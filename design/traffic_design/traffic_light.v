==> flow/design.v <==
package shared_pkg;
   typedef enum logic [1:0]  {RED,YELLOW,GREEN} colors;
   typedef enum logic [3:0] {
        CYCLE_0,
        CYCLE_1,
        CYCLE_2,
        CYCLE_3,
        CYCLE_4,
        CYCLE_5,
        CYCLE_6,
        CYCLE_7,
        CYCLE_8,
        CYCLE_9,
        CYCLE_10,
        CYCLE_11,
        CYCLE_12
    } state_e;
    typedef enum logic {
        NO_CARS = 0,
        CARS = 1
    } sensor_state_e;
    typedef  enum logic {
        OFF = 0,
        ON = 1
    } light_state_e;
endpackage
module traffic_light (
    input clk,rst,
    input Sa,
    input Sb,
    output Ra,
    output Rb,
    output Ga,
    output Gb, 
    output Ya,
    output Yb
);
    reg Ra_tmp;
    reg Rb_tmp;
    reg Ga_tmp;
    reg Gb_tmp;
    reg Ya_tmp;
    reg Yb_tmp;
    reg [3:0] state;
    reg [3:0] nextstate;
    parameter [1:0] R = 0;
    parameter [1:0] Y = 1;
    parameter [1:0] G = 2;
    assign Ra = Ra_tmp;
    assign Rb = Rb_tmp;
    assign Ga = Ga_tmp;
    assign Gb = Gb_tmp;
    assign Ya = Ya_tmp;
    assign Yb = Yb_tmp;
    always @(*) begin
        Ra_tmp = 1'b0;
        Rb_tmp = 1'b0;
        Ga_tmp = 1'b0;
        Gb_tmp = 1'b0;
        Ya_tmp = 1'b0;
        Yb_tmp = 1'b0;
        nextstate = 0;
        case (state)
            0, 1, 2, 3, 4: begin
                Ga_tmp = 1'b1;
                Rb_tmp = 1'b1;
                nextstate = state + 1;
            end
            5: begin
                Ga_tmp = 1'b1;
                Rb_tmp = 1'b1;
                if (Sb == 1'b1)
                    nextstate = 6;
                else
                    nextstate = 5;
            end
            6: begin
                Ya_tmp = 1'b1;
                Rb_tmp = 1'b1;
                nextstate = 7;
            end
            7, 8, 9, 10: begin
                Ra_tmp = 1'b1;
                Gb_tmp = 1'b1;
                nextstate = state + 1;
            end
            11: begin
                Ra_tmp = 1'b1;
                Gb_tmp = 1'b1;
                if (Sa == 1'b1 | Sb == 1'b0)
                    nextstate = 12;
                else
                    nextstate = 11;
            end
            12: begin
                Ra_tmp = 1'b1;
                Yb_tmp = 1'b1;
                nextstate = 0;
            end
        endcase
    end
    always @(posedge clk or posedge rst) begin
        if(rst)
        state <= 0;
        else
        state <= nextstate;
    end
endmodule
Step by step through the tools: traffic_light
Tool output for the design above, in the order of the flow. Line numbers count from 1 in the design file above. Operators carry their Yosys type and port widths (W data, S select, Z words). Cell names lack the library's common part. The mark -- stands for no value.

Top module: traffic_light. Clock: clk. Standard-cell library: sky130hd. Library corner: tt_025C_1v80.

Elaborated design
Source: Yosys, flattened and elaborated, memories not mapped. Widths are those after wreduce; folded enables and synchronous resets count as part of the registers. Registers that Yosys merges into a memory's read port (data or address) are not register bits. Print and check cells do not count. Equal cells are merged and count once.

Under register bits stands 4. Under latch bits stands 0. For RAM bits the number is 0. The figure for memory bits (read-only) is 0. The figure for clocked read ports x word width is 0. For memory cells the number is 0. For input port bits the number is 4. The figure for output and inout bits is 6. The entry for cells after elaboration reads 31.

Under $add $sub $neg stands 1. Under multipliers stands 0. The entry for div/mod/pow operators reads 0. Magnitude comparators: 0. Under equality and inequality tests stands 12. The figure for shifts and indexed selects is 0. For multiplexer cells the number is 9. The entry for bitwise operators reads 2. Under reduce/logical cells stands 6.

Operators by type and width (number): $eq A4 B4 Y1 const B (5); $eq A4 B3 Y1 const B (4); $pmux W4 S4 (1); $reduce_or A6 Y1 (2); $reduce_or A9 Y1 (1); $eq A4 B2 Y1 const B (2); $reduce_or A7 Y1 (1); $mux W1 (6); $reduce_or A5 Y1 (1); $add A4 B1 Y4 const B (1); $eq A4 B1 Y1 const B (1); $logic_not A4 Y1 (1); $mux W3 (1); $mux W2 (1); $or A1 B1 Y1 (1); $not A1 Y1 (1).

Longest topological paths
Depth = most cells in a row (Yosys ltp): at word level without a register or memory, in the mapped netlist without a sequential cell, where the memories' decode and read muxes count.

For depth in word-level cells the number is 4. The figure for ABC_AREA is 0. For mapped depth the number is 6. Mapped depth without buffers: 5.

Mapped cells and area
Yosys stat after the flow's synthesis: flattened, memories mapped to cells. It holds for the ABC_AREA given above (unset counts as 0); a run with the other value may have another netlist. The area totals of this step are shown rounded.

Cell types: dfrtp_1 (number 4, total area 100.096 um^2); ha_1 (number 4, total area 50.048 um^2); a31oi_4 (number 1, total area 21.27 um^2); a21oi_1 (number 4, total area 20.019 um^2); inv_1 (number 5, total area 18.768 um^2); o311ai_2 (number 1, total area 16.266 um^2); and2b_1 (number 2, total area 15.014 um^2); o31ai_1 (number 2, total area 15.014 um^2); a32o_2 (number 1, total area 11.261 um^2); buf_6 (number 1, total area 11.261 um^2); nand2_1 (number 3, total area 11.261 um^2); nor2_1 (number 3, total area 11.261 um^2); and3b_2 (number 1, total area 10.01 um^2); o21ai_0 (number 2, total area 10.01 um^2); a311oi_1 (number 1, total area 8.758 um^2); buf_4 (number 1, total area 7.507 um^2); nand3b_1 (number 1, total area 7.507 um^2); o211ai_1 (number 1, total area 7.507 um^2).

Other cell types: 11; their cells: 11.

The figure for cells in the netlist is 49. Chip area (Yosys): 420 um^2. The entry for area of sequential cells reads 100 um^2. The figure for flip-flops is 4. For buffer cells the number is 3.

Timing after synthesis
Source: OpenSTA report_checks on the synthesized netlist (no wires, ideal clock, input and output delay 20% of the period each), path of least setup slack; recovery checks are left aside. Register names are those of the netlist, which keeps one name where synthesis merged equal registers.

Kind: flip-flop to output port. From: register state[0]. To: output Rb. The entry for period reads 3.42 ns. The entry for external output delay reads 0.684 ns. Under time at the first pin stands 0.000 ns. Arrival time: 1.270 ns. Data required time: 2.736 ns. Setup slack: 1.466 ns. The entry for path delay reads 1.270 ns. Under stages stands 6. For buffers on the path the number is 1. The figure for synthesis period reached is 1.954 ns.

"path delay" is the arrival time less input delay plus setup time. A path that ends at an output port has no setup time. "stages" counts driving pins, that of a launching flip-flop among them; a cell with two outputs on the path counts twice. "synthesis period reached" is the clock period less the worst setup slack; recovery checks do not enter. This is arithmetic on one report: input and output delays are still those of the set period (20% each). The rows between start and end are the longest chain of elaborated cells between them; the timing report does not say that the signal goes this way. Where chains are equally long, one stands for them. A line is the first line of the expression or statement that the cell stems from. Yosys adds cells for indexed reads and writes and turns some case tables into memories.

Path through: dfrtp_1 ha_1 buf_2 o21bai_1 a21oi_1 or2_1. The entry for cells in the longest elaborated chain reads 3. For elaborated cells between the ends (all ways) the number is 9. Under RTL lines with such cells stands 1. Those cells by class: 6 x eq/ne; 1 x mux; 2 x reduce/logical.

Ends and longest elaborated chain, after synthesis: start, declared (RTL line 44) `reg [3:0] state;`; start, assigned (RTL line 104) `state <= 0;`; start, assigned (RTL line 106) `state <= nextstate;`; $eq A4 B3 Y1 (RTL line 63) `case (state)`; $reduce_or A7 Y1; $mux W1 (RTL line 63); end, declared (RTL line 32) `output Rb,`.

Nets of the timed path that keep an RTL name, with a line that drives or declares them; the list need not be complete.

Nets with RTL names, path after synthesis (RTL line): Ga (63).

## Implementation results

module traffic_light, platform sky130hd, 2 stored runs of the flow under differing settings, order arbitrary. Input and output delays are each 20% of the period that was set; the output load is 0.01 pF.

Files of stored run 1:
==> flow/run.sh <==
#!/bin/bash
# the make line also repeats the synthesis and layout settings of config.mk as NAME=value (left out here)
make -C /OpenROAD-flow-scripts/flow DESIGN_CONFIG=/design/flow/config.mk WORK_HOME=/design/flow/orfs CLKGATE_MAP_FILE= finish
==> flow/config.mk <==
export PLATFORM = sky130hd
export DESIGN_NAME = traffic_light
export DESIGN_NICKNAME = traffic_light
export VERILOG_FILES = /design/flow/design.v
export SDC_FILE = /design/flow/constraint.sdc
export NUM_CORES = 4
export LEC_CHECK = 0
export CAP_MARGIN = 20
export CORE_MARGIN = 3
export CORE_UTILIZATION = 63
export CTS_CLUSTER_DIAMETER = 165
export CTS_CLUSTER_SIZE = 63
export MAX_ROUTING_LAYER = met5
export MIN_ROUTING_LAYER = met2
export PLACE_DENSITY_LB_ADDON = 0.15
export SLEW_MARGIN = 20
export TNS_END_PERCENT = 40
==> flow/constraint.sdc <==
create_clock -name core_clock -period 1.05 [get_ports {clk}]
set_input_delay 0.2100 -clock core_clock [delete_from_list [all_inputs] [get_ports {clk}]]
set_output_delay 0.2100 -clock core_clock [all_outputs]
set_load 0.01 [all_outputs]

Outcome of stored run 1: did not finish, floorplanning stopped with PDN-0185.

Files of stored run 2:
==> flow/run.sh <==
#!/bin/bash
# the make line also repeats the synthesis and layout settings of config.mk as NAME=value (left out here)
make -C /OpenROAD-flow-scripts/flow DESIGN_CONFIG=/design/flow/config.mk WORK_HOME=/design/flow/orfs CLKGATE_MAP_FILE= finish
==> flow/config.mk <==
export PLATFORM = sky130hd
export DESIGN_NAME = traffic_light
export DESIGN_NICKNAME = traffic_light
export VERILOG_FILES = /design/flow/design.v
export SDC_FILE = /design/flow/constraint.sdc
export NUM_CORES = 4
export LEC_CHECK = 0
export ABC_AREA = 1
export CAP_MARGIN = 20
export CELL_PAD_IN_SITES_DETAIL_PLACEMENT = 0
export CORE_MARGIN = 8
export CORE_UTILIZATION = 55
export CTS_CLUSTER_DIAMETER = 331
export MIN_ROUTING_LAYER = met2
export PLACE_DENSITY_LB_ADDON = 0.2
export SLEW_MARGIN = 25
==> flow/constraint.sdc <==
create_clock -name core_clock -period 1.75 [get_ports {clk}]
set_input_delay 0.3500 -clock core_clock [delete_from_list [all_inputs] [get_ports {clk}]]
set_output_delay 0.3500 -clock core_clock [all_outputs]
set_load 0.01 [all_outputs]

Outcome of stored run 2: did not finish, floorplanning stopped with PDN-0185.
